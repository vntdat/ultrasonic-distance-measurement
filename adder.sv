==> flow/design.v <==
module adder(A,S,clk);
	input logic clk;
	input logic [15:0]A;
	output logic [15:0]S;
	always_ff@(posedge clk)
		S <= A + 1;
endmodule
# Step by step through the tools: adder
# What the tools print for adder, step after step.
# Line numbers count from 1 in the design file above.
# Operators carry their Yosys type and port widths (W data, S select, Z words).
inputs:
  design: "adder"
  clock_port: "clk"
  library: "sky130hd"
  pvt_corner: "tt_025C_1v80"

# After elaboration
# Counts by Yosys on the flattened word-level netlist (proc, flatten, opt, wreduce; memories kept). Register bits leave out memories and registers merged into their read ports (data or address); mux counts leave out enables and synchronous resets folded into registers. Print and check cells are left out. Cells with the same type and inputs are merged into one.
word_totals:
  register_bits: 16
  inputBits: 17
  elab_cells: 2
op_classes:
  n_addsub: 1
op_table:
  columns: ["op", "count"]
  rows:
  - ["$add A16 B1 Y16 const B", 1]

# Logic depth
# Depth = most cells in a row (Yosys ltp): at word level without a register or memory, in the mapped netlist without a sequential cell, where the memories' decode and read muxes count.
depth:
  word_depth: 1
  abc_area: 0
  ltp_mapped: 4

# After synthesis
# Yosys stat after the flow's synthesis: flattened, memories mapped to cells. It holds for the ABC_AREA given above (unset counts as 0); a run with the other value may have another netlist.
by_type:
  columns: ["cell_type", "count", "type_area_um2"]
  rows:
  - ["sky130_fd_sc_hd__dfxtp_1", 16, 320.307]
  - ["sky130_fd_sc_hd__xor2_1", 10, 87.584]
  - ["sky130_fd_sc_hd__nor4_2", 4, 50.048]
  - ["sky130_fd_sc_hd__xnor2_1", 4, 35.034]
  - ["sky130_fd_sc_hd__nand3_1", 5, 25.024]
  - ["sky130_fd_sc_hd__nand4_4", 1, 21.27]
  - ["sky130_fd_sc_hd__nor3_1", 4, 20.019]
  - ["sky130_fd_sc_hd__nand2_1", 4, 15.014]
  - ["sky130_fd_sc_hd__ha_1", 1, 12.512]
  - ["sky130_fd_sc_hd__nand4_1", 2, 12.512]
  - ["sky130_fd_sc_hd__inv_1", 3, 11.261]
  - ["sky130_fd_sc_hd__nor2_1", 3, 11.261]
mapped:
  stdcells: 57
  mapped_area_um2: 621.8
  ff_cells: 16
  n_buf: 0

# Worst setup path after synthesis
# Path of least setup slack by OpenSTA after synthesis, without wires, with an ideal clock, recovery checks aside; 20% of the period is set as input and as output delay. Where synthesis merged equal registers, the netlist keeps one of their names.
synth_timing:
  kind: "input to register"
  start: "in A[0]"
  end: "reg S[13]"
  tclk_ps: 1060
  setup_ps: 72
  t_first_pin_ps: 212
  arrival_ps: 893
  required_ps: 988
  setup_slack_ps: 96
  path_delay_ps: 753
  driving_pins: 3
  period_less_setup_slack_ps: 964
# "path_delay_ps" is the arrival time less input delay plus setup time.
# "driving_pins" counts driving pins, that of a launching flip-flop among them; a cell with two outputs on the path counts twice.
# "period_less_setup_slack_ps" = period - worst setup slack (recovery checks aside). The figure is calculated, with input and output delays left at 20% of the set period.
# The rows between start and end are the longest chain of elaborated cells between them; the timing report does not say that the signal goes this way. Where chains are equally long, one stands for them.
# Each line given opens the expression or statement behind the cell; cells for indexed reads and writes are added by Yosys, which also makes memories of some case tables.
synth_between:
  path_cell_list: "sky130_fd_sc_hd__nand3_1 > sky130_fd_sc_hd__nor4_2 > sky130_fd_sc_hd__xor2_1"
  elab_chain_cells: 1
synth_rtl:
  columns: ["item", "line", "source"]
  rows:
  - ["from (decl)", 3, "input logic [15:0]A;"]
  - ["$add A16 B1 Y16", 6, "S <= A + 1;"]
  - ["to (assign)", 6, null]
  - ["to (decl)", 4, "output logic [15:0]S;"]

# Path in the finished layout
# From the final timing report of job 1: the path of least setup slack in the routed layout; clock arrival at registers is part of the times.
# The report prints the path's times to 10 ps; the period is as set.
layout_timing:
  kind: "register to output"
  start: "reg S[1]"
  end: "out S[1]"
  tclk_ps: 648
  out_delay_ps: 130
  t_first_pin_ps: 280
  arrival_ps: 720
  required_ps: 520
  setup_slack_ps: -210
  driving_pins: 2
layout_between:
  path_cell_list: "sky130_fd_sc_hd__dfxtp_1 > sky130_fd_sc_hd__buf_2"
  elab_chain_cells: 0
layout_rtl:
  columns: ["item", "line", "source"]
  rows:
  - ["from (decl)", 4, "output logic [15:0]S;"]
  - ["from (assign)", 6, "S <= A + 1;"]
  - ["to (decl)", 4, null]

# Below are 2 stored runs of the flow (Yosys, OpenROAD; platform sky130hd) on adder, each with its settings and what was measured, unordered. Constraints: input delay and output delay 20% of the set period each, output load 0.01 pF.
# "achieved_clock_period_ps": clock period set for the run, less the worst setup slack. It is reckoned from that one timing run; input and output delays stay at 20% of the period that was set.
# "worst_path_allowed_less_slack_ps" means the part of the period allowed to the worst setup path (the constraints hold back 20% at inputs and 20% at outputs) less its slack; where the path has registers, the arrival times of their clocks count too.
# "power_w": no workload was simulated; the value follows from the tool's default switching activity.
# "worst_path_allowed_less_slack_ps" is given in steps of 10 ps.
runs:
  - name: "job 1"
    settings:
      period_ns: 0.648
      CORE_UTILIZATION: 37
      SETUP_SLACK_MARGIN: 0.03
      PLACE_DENSITY_LB_ADDON: 0.17
      CORE_ASPECT_RATIO: 0.56
      TNS_END_PERCENT: 45
      GPL_ROUTABILITY_DRIVEN: 0
      CTS_CLUSTER_SIZE: 13
      CAP_MARGIN: 10
      MIN_ROUTING_LAYER: "met1"
      MAX_ROUTING_LAYER: "met4"
      CORE_MARGIN: 2
      SLEW_MARGIN: 20
    results:
      synthArea_um2: 621.8
      die_um2: 2038.7
      finish.stdcell_area_um2: 1188.6
      post_route_util_pct: 73.2
      final_setup_ws_ps: -206
      final_setup_tns_ps: -3626
      final_hold_ws_ps: 77
      power_w: 0.002167
      achieved_clock_period_ps: 854
      worst_path_allowed_less_slack_ps: 720
      worst_path_kind: "register to output"
  - name: "job 2"
    settings:
      period_ns: 1.14
      CORE_UTILIZATION: 24
      SETUP_SLACK_MARGIN: 0.14
      PLACE_DENSITY_LB_ADDON: 0.04
      CORE_MARGIN: 7
      CELL_PAD_IN_SITES_GLOBAL_PLACEMENT: 2
      GPL_ROUTABILITY_DRIVEN: 1
      CTS_CLUSTER_DIAMETER: 267
      CAP_MARGIN: 20
      SLEW_MARGIN: 20
    results:
      synthArea_um2: 621.8
      die_um2: 4212.0
      finish.stdcell_area_um2: 1201.2
      post_route_util_pct: 48.9
      final_setup_ws_ps: 161
      final_setup_tns_ps: 0
      final_hold_ws_ps: 230
      power_w: 0.001227
      achieved_clock_period_ps: 979
      worst_path_allowed_less_slack_ps: 750
      worst_path_kind: "input to register"
