==> flow/design.v <==
module registerb (clear,load,clk,I,Q);
	input 	logic 	clear;
	input 	logic 	load;
	input 	logic 	clk;
	input 	reg 	[13:0]I;
	output 	reg	[13:0]Q;
	always_ff@(posedge clk)
		begin
			if (clear)
				Q <= 0;
			else if (load)
				Q <= I;
		end
endmodule
## From RTL to reports: registerb

Tool output for the design above, in the order of the flow.
Lines are those of the file above, counted from 1.
Library cell names are shortened.
The mark - stands for no value.

- Design top: registerb
- Clock input: clk
- Cell library: sky130hd
- Library corner: tt_025C_1v80

## After elaboration

Source: Yosys, flattened and elaborated, memories not mapped. Widths are those after wreduce; folded enables and synchronous resets count as part of the registers. Registers that Yosys merges into a memory's read port (data or address) are not register bits. Print and check cells do not count. Equal cells are merged and count once.

- Register bits after elaboration: 14
- Bits of input ports: 17
- Output and inout bits: 14

## Depth

Depth = most cells in a row (Yosys ltp): at word level without a register or memory, in the mapped netlist without a sequential cell, where the memories' decode and read muxes count.

- Word-level depth: 0
- ABC_AREA: 1
- Gate-level depth with buffers: 5

## Mapped cells and area

Yosys stat after the flow's synthesis: flattened, memories mapped to cells. It holds for the ABC_AREA given above (unset counts as 0); a run with the other value may have another netlist.

Cells by type:

| cell | number | area in all (µm²) |
|---|---|---|
| dfxtp_1 | 14 | 280.269 |
| nand2_1 | 28 | 105.101 |
| nor2_1 | 28 | 105.101 |
| inv_1 | 15 | 56.304 |
| buf_6 | 3 | 33.782 |
| buf_4 | 1 | 7.507 |

- Standard cells after synthesis: 89
- Chip area (Yosys): 588.1 µm²
- Sequential area: 280.3 µm²
- Mapped flip-flops: 14
- Buffer cells: 4

## Timing after synthesis

Source: OpenSTA report_checks on the synthesized netlist (no wires, ideal clock, input and output delay 20% of the period each), path of least setup slack; recovery checks are left aside. Register names are those of the netlist, which keeps one name where synthesis merged equal registers.

- Path kind: in2reg
- From: input port load
- To: register Q[10]
- Period: 695 ps
- Input delay: 139 ps
- Setup time: 113 ps
- Arrival: 510 ps
- Slack: 73 ps
- Path delay: 484 ps
- Driving pins on the path: 4
- Synthesis period reached: 622 ps

"path delay" is the arrival time less input delay plus setup time.
"driving pins on the path": output pins that drive a net of the path, with the launching flip-flop's if there is one; two outputs of one cell count as two.
"synthesis period reached" = period - worst setup slack (recovery checks aside). The figure is calculated, with input and output delays left at 20% of the set period.

- Cells stage by stage: buf_6 > buf_6 > nor2_1 > nor2_1

Ends and longest elaborated chain, post-synthesis:

| what | line | text |
|---|---|---|
| start: declaration | 3 | `input logic load;` |
| end: assignment | 10 | `Q <= 0;` |
| end: assignment | 12 | `Q <= I;` |
| end: declaration | 6 | `output reg [13:0]Q;` |

No chain of elaborated cells between the ends is given.

## Worst path after layout

From the final timing report of flow run 1: the path of least setup slack in the routed layout; clock arrival at registers is part of the times.
The report prints the path's times to 10 ps; the period is as set.

- Path kind: reg2out
- From: register Q[1]
- To: output port Q[1]
- Period: 919 ps
- Output delay: 180 ps
- Arrival: 750 ps
- Slack: -10 ps
- Driving pins on the path: 2

- Cells stage by stage: dfxtp_2 > buf_6
- Length of the longest elaborated chain: 0

Ends and longest elaborated chain, after layout:

| what | line | text |
|---|---|---|
| start: declaration | 6 | `output reg [13:0]Q;` |
| start: assignment | 10 | `Q <= 0;` |
| start: assignment | 12 | `Q <= I;` |
| end: declaration | 6 |  |

Record of 2 stored runs of the RTL-to-layout flow on registerb, platform sky130hd. The runs are unordered. Constraints: input delay and output delay 20% of the set period each, output load 0.01 pF.
"clock period reached" is the run's clock period less its worst setup slack. It is reckoned from that one timing run; input and output delays stay at 20% of the period that was set.
"time of the worst setup path" = time allowed to the worst setup path (clock period - input delay - output delay, where it has them) - its slack; a late launch clock adds to it, a late capture clock takes from it.
"overall power" is the tool's figure for a default switching activity; nothing was simulated.
"time of the worst setup path" is given in steps of 10 ps.
Settings: . = not set for that run.

| item | flow run 1 | flow run 2 |
|---|---|---|
| period_ns | 0.919 | 0.641 |
| CORE_UTILIZATION | 33 | 42 |
| SETUP_SLACK_MARGIN | 0.03 | . |
| PLACE_DENSITY_LB_ADDON | 0.28 | . |
| CORE_ASPECT_RATIO | 1.71 | 0.84 |
| CORE_MARGIN | 3 | 2 |
| CELL_PAD_IN_SITES_GLOBAL_PLACEMENT | 0 | . |
| CELL_PAD_IN_SITES_DETAIL_PLACEMENT | 1 | . |
| TNS_END_PERCENT | 15 | . |
| ABC_AREA | 1 | . |
| CTS_CLUSTER_SIZE | 22 | . |
| CTS_CLUSTER_DIAMETER | 178 | . |
| SLEW_MARGIN | 35 | 40 |
| CAP_MARGIN | 20 | 10 |
| PLACE_DENSITY | . | 0.65 |
| GPL_ROUTABILITY_DRIVEN | . | 0 |
| MIN_ROUTING_LAYER | . | met1 |
| final utilization (%) | 60.8 | 85.6 |
| overall power (mW) | 1.369 | 2.019 |
| time of the worst setup path (ps) | 750 | 730 |
| kind of the worst setup path | reg2out | reg2out |
| standard-cell area after layout (µm²) | 997.2 | 954.7 |
| clock period reached (ps) | 930 | 863 |
| worst hold slack in the final report (ps) | 368 | 314 |
| setup TNS (ps) | -33 | -3231 |
| chip area in the Yosys report (µm²) | 588.1 | 508.0 |
| worst setup slack after layout (ps) | -11 | -222 |
| total die area (µm²) | 2342.7 | 1504.8 |
